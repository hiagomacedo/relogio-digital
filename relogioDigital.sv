==> flow/design.v <==
module bcd_7seg(input [3:0] bcd_bcd_in,
					 output logic [6:0] bcd_display_out);
	always_comb begin
		case(bcd_bcd_in)
			4'd0: bcd_display_out = 7'b1000000;
			4'd1: bcd_display_out = 7'b1111001;
			4'd2: bcd_display_out = 7'b0100100;
			4'd3: bcd_display_out = 7'b0110000;
			4'd4: bcd_display_out = 7'b0011001;
			4'd5: bcd_display_out = 7'b0010010;
			4'd6: bcd_display_out = 7'b0000010;
			4'd7: bcd_display_out = 7'b1111000;
			4'd8: bcd_display_out = 7'b0000000;
			4'd9: bcd_display_out = 7'b0010000;
			default: bcd_display_out = 7'b1111111;
		endcase
	end
endmodule 
module enable_1hz(input enable_clock,
						input enable_reset,
						output logic enable_pulseout);
	logic [25:0] contador;
	always_ff @ (posedge enable_clock)
	begin
		if (enable_reset)
			contador <= 26'd0;
		else begin
			if (contador == 26'd49999999)
				contador <= 26'd0;
			else
				contador <= contador + 26'd1;
		end
	end
	always_comb begin
		enable_pulseout <= (contador == 26'd49999999);
	end
endmodule 
module maq_h(input maqh_clock,
				 input maqh_reset,
				 input maqh_enable,
				 input maqh_incremento,
				 output logic [3:0] maqh_lsd,
				 output logic [1:0] maqh_msd);
	always_ff @ (posedge maqh_clock) begin
		if (maqh_reset)
			maqh_lsd <= 4'd0;
		else begin
			if (maqh_enable && maqh_incremento) begin
				if(maqh_msd == 2'd2) begin
					if(maqh_lsd == 4'd3)
						maqh_lsd <= 4'd0;
					else 
						maqh_lsd <= maqh_lsd + 4'd1;
				end
				else begin
					if(maqh_lsd == 4'd9)
						maqh_lsd <= 4'd0;
					else
						maqh_lsd <= maqh_lsd + 4'd1;
				end
			end
			else
				maqh_lsd <= maqh_lsd;
		end
	end
	always_ff @ (posedge maqh_clock) begin
		if (maqh_reset)
			maqh_msd <= 2'd0;
		else begin
			if (maqh_enable && maqh_incremento) begin
				if (maqh_msd == 2'd2 && maqh_lsd == 2'd3) begin
					maqh_msd = 2'd0;
				end
				else begin
					if(maqh_lsd == 4'd9)
						maqh_msd <= maqh_msd + 2'd1;
					else
						maqh_msd <= maqh_msd;
				end
			end
			else
				maqh_msd <= maqh_msd;
		end
	end
endmodule 
module maq_m(input maqm_clock,
				 input maqm_reset,
				 input maqm_enable,
				 input maqm_incremento,
				 output logic [3:0] maqm_lsd,
				 output logic [2:0] maqm_msd,
				 output logic maqm_incrementa_hora);
	always_ff @ (posedge maqm_clock) begin
		if (maqm_reset)
			maqm_lsd <= 4'd0;
		else begin
			if (maqm_enable && maqm_incremento) begin
				if(maqm_lsd == 4'd9)
					maqm_lsd <= 4'd0;
				else
					maqm_lsd <= maqm_lsd + 4'd1;
			end
			else
				maqm_lsd <= maqm_lsd;
		end
	end
	always_ff @ (posedge maqm_clock) begin
		if (maqm_reset)
			maqm_msd <= 3'd0;
		else begin
			if (maqm_enable && maqm_incremento) begin
				if (maqm_lsd == 4'd9) begin
					if (maqm_msd == 3'd5)
						maqm_msd <= 3'd0;
					else
						maqm_msd <= maqm_msd + 3'd1;
				end
				else
					maqm_msd <= maqm_msd;
			end
			else
				maqm_msd <= maqm_msd;
		end
	end
	always_comb begin
		maqm_incrementa_hora = ( (maqm_lsd == 4'd9) && (maqm_msd == 3'd5) );
	end
endmodule 
module maq_s(input maqs_clock,
				 input maqs_reset,
				 input maqs_enable,
				 output logic [3:0] maqs_lsd,
				 output logic [2:0] maqs_msd,
				 output logic maqs_incrementa_minuto);
	always_ff @ (posedge maqs_clock) begin
		if (maqs_reset) begin
			maqs_lsd <= 4'd0;
		end
		else begin
			if (maqs_enable) begin
				if(maqs_lsd == 4'd9) begin
					maqs_lsd <= 4'd0;
				end
				else begin
					maqs_lsd <= maqs_lsd + 4'd1;
				end
			end
			else begin
				maqs_lsd <= maqs_lsd;
			end
		end
	end
	always_ff @ (posedge maqs_clock) begin
		if (maqs_reset)
			maqs_msd <= 3'd0;
		else begin
			if (maqs_enable) begin
				if (maqs_lsd == 4'd9) begin
					if (maqs_msd == 3'd5)
						maqs_msd <= 3'd0;
					else
						maqs_msd <= maqs_msd + 3'd1;
				end
				else begin
					maqs_msd <= maqs_msd;
				end
			end
			else begin
				maqs_msd <= maqs_msd;
			end
		end
	end
	always_comb begin
		maqs_incrementa_minuto = ( (maqs_lsd == 4'd9) && (maqs_msd == 3'd5) );
	end
endmodule 
module relogioDigital (input reset,CLOCK_50,
				 output logic [6:0] s_lsd,
				 output logic [6:0] s_msd,
				 output logic [6:0] m_lsd,
				 output logic [6:0] m_msd,
				 output logic [6:0] h_lsd,
				 output logic [6:0] h_msd);
	logic enable1hz;
	enable_1hz habilitador(
	.enable_clock(CLOCK_50),
	.enable_reset(reset),
	.enable_pulseout(enable1hz));
	logic [3:0] bcd_s_lsd;
	logic [2:0] bcd_s_msd;
	logic incrementa_minuto;
	maq_s maqs_display_s (
	.maqs_clock(CLOCK_50),
	.maqs_reset(reset),
	.maqs_enable(enable1hz),
	.maqs_lsd(bcd_s_lsd),
	.maqs_msd(bcd_s_msd),
	.maqs_incrementa_minuto(incrementa_minuto));
	bcd_7seg display_s_lsd(
	.bcd_bcd_in(bcd_s_lsd),
	.bcd_display_out(s_lsd));
	bcd_7seg display_s_msd(
	.bcd_bcd_in({1'b0, bcd_s_msd}),
	.bcd_display_out(s_msd));
	logic [3:0] bcd_m_lsd;
	logic [2:0] bcd_m_msd;
	logic incrementa_hora;
	maq_m maqm_display_m(
	.maqm_clock(CLOCK_50),
	.maqm_reset(reset),
	.maqm_enable(enable1hz),
	.maqm_incremento(incrementa_minuto),
	.maqm_lsd(bcd_m_lsd),
	.maqm_msd(bcd_m_msd),
	.maqm_incrementa_hora(incrementa_hora));
	bcd_7seg display_m_lsd(
	.bcd_bcd_in(bcd_m_lsd),
	.bcd_display_out(m_lsd));
	bcd_7seg display_m_msd(
	.bcd_bcd_in({1'b0, bcd_m_msd}),
	.bcd_display_out(m_msd));
	logic [3:0] bcd_h_lsd;
	logic [1:0] bcd_h_msd;
	maq_h maqh_display_h(
	.maqh_clock(CLOCK_50),
	.maqh_reset(reset),
	.maqh_enable(enable1hz),
	.maqh_incremento(incrementa_hora),
	.maqh_lsd(bcd_h_lsd),
	.maqh_msd(bcd_h_msd));
	bcd_7seg display_h_lsd(
	.bcd_bcd_in(bcd_h_lsd),
	.bcd_display_out(h_lsd));
	bcd_7seg display_h_msd(
	.bcd_bcd_in({2'b0, bcd_h_msd}),
	.bcd_display_out(h_msd));
endmodule 
# Step by step through the tools: relogioDigital
# The steps from the RTL of relogioDigital to its reports follow in flow order.
# Lines are those of the file above, counted from 1.
# Library cell names are shortened.
# A cell with -- has no value.
[design] design="relogioDigital" clk_port="CLOCK_50" lib="sky130hd" pvt_corner="tt_025C_1v80"

# Word level
# Source: Yosys, flattened and elaborated, memories not mapped. Widths are those after wreduce. Print and check cells do not count.
# Memory sizes are those after Yosys's memory passes, which may raise the word count (mostly to a power of two), join words into wider ones and drop unused or constant bits.
[word_totals] reg_bits=46 rom_bits=672 clocked_rd_ports_x_width=42 memories=6 out_inout_bits=42 word_cells=60
[mem_list] name="(no name shown)" words=16 width=7 rd=1 write_ports=0 line=4 source="case(bcd_bcd_in)"
[mem_list] name="(no name shown)" words=16 width=7 rd=1 write_ports=0 line=4
[mem_list] name="(no name shown)" words=16 width=7 rd=1 write_ports=0 line=4
[mem_list] name="(no name shown)" words=16 width=7 rd=1 write_ports=0 line=4
[mem_list] name="(no name shown)" words=16 width=7 rd=1 write_ports=0 line=4
[mem_list] name="(no name shown)" words=16 width=7 rd=1 write_ports=0 line=4
[op_classes] addsub=7 n_eq=9 muxes=21 reduce_and_logical=10
[op_table] op="4-bit 2-to-1 mux" count=17
[op_table] op="26-bit by 1-bit adder with 26-bit output with constant B" count=1
[op_table] op="26-bit == test with constant B" count=1
[op_table] op="4-bit by 1-bit adder with 4-bit output with constant B" count=3
[op_table] op="4-bit == test with constant B" count=3
[op_table] op="4-bit by 2-bit == test with 1-bit output with constant B" count=2
[op_table] op="2-bit AND reduction" count=3
[op_table] op="3-bit by 1-bit adder with 3-bit output with constant B" count=2
[op_table] op="3-bit == test with constant B" count=2
[op_table] op="3-bit 2-to-1 mux" count=2
[op_table] op="1-bit logical AND" count=5
[op_table] op="2-bit 2-to-1 mux" count=2
[op_table] op="2-bit by 1-bit adder with 2-bit output with constant B" count=1
[op_table] op="2-bit == test with constant B" count=1
[op_table] op="2-bit nonzero test" count=1
[op_table] op="2-bit OR reduction" count=1

# Depth
# Depth = most cells in a row (Yosys ltp): at word level without a register or memory, in the mapped netlist without a sequential cell, where the memories' decode and read muxes count.
[logic_depth] word_depth=6 ABC_AREA=0 ltp_mapped=15 depth_no_buf=13

# Synthesis result
# Yosys stat after the flow's synthesis: flattened, memories mapped to cells. It holds for the ABC_AREA given above (unset counts as 0); a run with the other value may have another netlist.
[types] cell="dfxtp_1" count=86
[types] cell="ha_1" count=32
[types] cell="nor2_1" count=54
[types] cell="a21oi_1" count=35
[types] cell="xor2_1" count=17
[types] cell="nand3_1" count=28
[types] cell="nand2_1" count=35
[types] cell="xnor2_1" count=12
[types] cell="inv_1" count=26
[types] cell="nand4_1" count=14
[types] cell="clkbuf_1" count=21
[types] cell="nor3_1" count=14
[types] cell="nor2b_1" count=11
[types] cell="a211o_1" count=6
[types] cell="mux2i_1" count=5
[types] cell="nand2b_1" count=8
[types] cell="o21ai_0" count=9
[types] cell="and3b_1" count=5
# Other cell types: 54; their cells: 118.
[mapped] mapped_cells=536 synth_area_um2=4606.9 ff_cells=86
# The figures by module come from a second, unflattened synthesis with its own total; it is not the netlist above.
[unflattened] hier_cells=456 hier_area_um2=3533.4
# Each row is one instance without its submodules.
[modules] mod="bcd_7seg" n_inst=6 n_cells=33 mod_area_um2=210.2 seq_area_um2=0.0
[modules] mod="enable_1hz" n_inst=1 n_cells=139 mod_area_um2=1221.2 seq_area_um2=520.5
[modules] mod="maq_m" n_inst=1 n_cells=39 mod_area_um2=370.4 seq_area_um2=140.1
[modules] mod="maq_h" n_inst=1 n_cells=41 mod_area_um2=352.8 seq_area_um2=120.1
[modules] mod="maq_s" n_inst=1 n_cells=38 mod_area_um2=324.1 seq_area_um2=140.1
[modules] mod="relogioDigital" n_inst=1 n_cells=1 mod_area_um2=3.8 seq_area_um2=0.0

# Worst setup path after synthesis
# OpenSTA on the mapped netlist: ideal clock, no wires. The path of least setup slack (recovery checks aside). Input and output delay are each 20% of the period. Register names are those of the netlist, which keeps one name where synthesis merged equal registers.
[synth_timing] path_type="in2reg" startpoint="input reset" endpoint="register (no name shown)" period_ns=4.38 input_delay_ns=0.876 setup_time_ns=0.117 t_first_pin_ns=0.876 arrival_time_ns=2.787 required_ns=4.263 setup_slack_ns=1.476 delay_ns=2.028 stages=8 n_path_buf=4 synth_period_reached_ns=2.904
# "delay_ns" = arrival - input delay + setup time.
# "stages": output pins that drive a net of the path, with the launching flip-flop's if there is one; two outputs of one cell count as two.
# "synth_period_reached_ns" = period - worst setup slack (recovery checks aside). The figure is calculated, with input and output delays left at 20% of the set period.
# The rows between start and end are the longest chain of elaborated cells between them; the timing report does not say that the signal goes this way. Where chains are equally long, one stands for them.
# Each line given opens the expression or statement behind the cell; cells for indexed reads and writes are added by Yosys, which also makes memories of some case tables.
[synth_via] cell_sequence="clkbuf_1 -> clkbuf_1 -> buf_1 -> buf_1 -> nor2_1 -> ha_1 -> a221o_1 -> a22o_1" elab_chain_len=1
[synth_rtl] element="start: declaration" line=177 source="module relogioDigital (input reset,CLOCK_50,"
[synth_rtl] element="4-bit 2-to-1 mux"

# Worst path after layout
# Path of least setup slack in the final report of record 1 (OpenROAD, finished layout, wires in). Where an end is a register, its clock arrival counts in the times.
[layout_timing] path_type="reg2reg" startpoint="register habilitador.contador[11]" endpoint="register (no name shown)" period_ns=2.47 setup_time_ns=0.11 t_first_pin_ns=0.33 arrival_time_ns=2.81 required_ns=2.69 setup_slack_ns=-0.12 stages=11 n_path_buf=0
# The rows between start and end are the longest chain of elaborated cells between them; the timing report does not say that the signal goes this way. Where chains are equally long, one stands for them.
# A register here has more assigning lines than the two given.
[layout_via] cell_sequence="dfxtp_4 -> nor4bb_4 -> and4_1 -> and4_1 -> and2_4 -> mux2i_4 -> or2_4 -> ha_4 -> inv_2 -> a22o_1 -> a221o_1" elab_chain_len=5
[layout_rtl] element="start: declaration" line=22 source="logic [25:0] contador;"
[layout_rtl] element="start: assignment" line=26 source="contador <= 26'd0;"
[layout_rtl] element="start: assignment" line=31 source="contador <= contador + 26'd1;"
[layout_rtl] element="26-bit == test" line=35 source="enable_pulseout <= (contador == 26'd49999999);"
[layout_rtl] element="1-bit logical AND"
[layout_rtl] element="2-bit AND reduction"
[layout_rtl] element="4-bit 2-to-1 mux (2 in a row)"

# Record of 2 stored runs of the RTL-to-layout flow on relogioDigital, platform sky130hd. The runs are unordered. Constraints: input delay and output delay 20% of the set period each, output load 0.01 pF.
# "power.total_w" rests on the timing tool's default activity at the inputs, not on a simulated workload.
run="record 1" settings period_ns=2.47 CORE_UTILIZATION=56 SETUP_SLACK_MARGIN=0.16 PLACE_DENSITY_LB_ADDON=0.15 HOLD_SLACK_MARGIN=0.15 CORE_ASPECT_RATIO=1.77 CELL_PAD_IN_SITES_GLOBAL_PLACEMENT=1 CTS_CLUSTER_DIAMETER=350 CAP_MARGIN=25 MAX_ROUTING_LAYER="met5" CORE_MARGIN=2 SLEW_MARGIN=20
run="record 1" results synthArea_um2=4606.9 final_die_area_um2=8998.1 timing.setup.ws_ns=-0.116 power.total_w=0.002779 util_pct=88.2 final_hold_ws_ns=0.520
run="record 2" settings period_ns=3.53 CORE_UTILIZATION=58 CAP_MARGIN=20 CORE_MARGIN=2 SLEW_MARGIN=20
run="record 2" results synthArea_um2=4606.9 final_die_area_um2=8672.3 timing.setup.ws_ns=0.521 power.total_w=0.001688 util_pct=68.2 final_hold_ws_ns=0.466
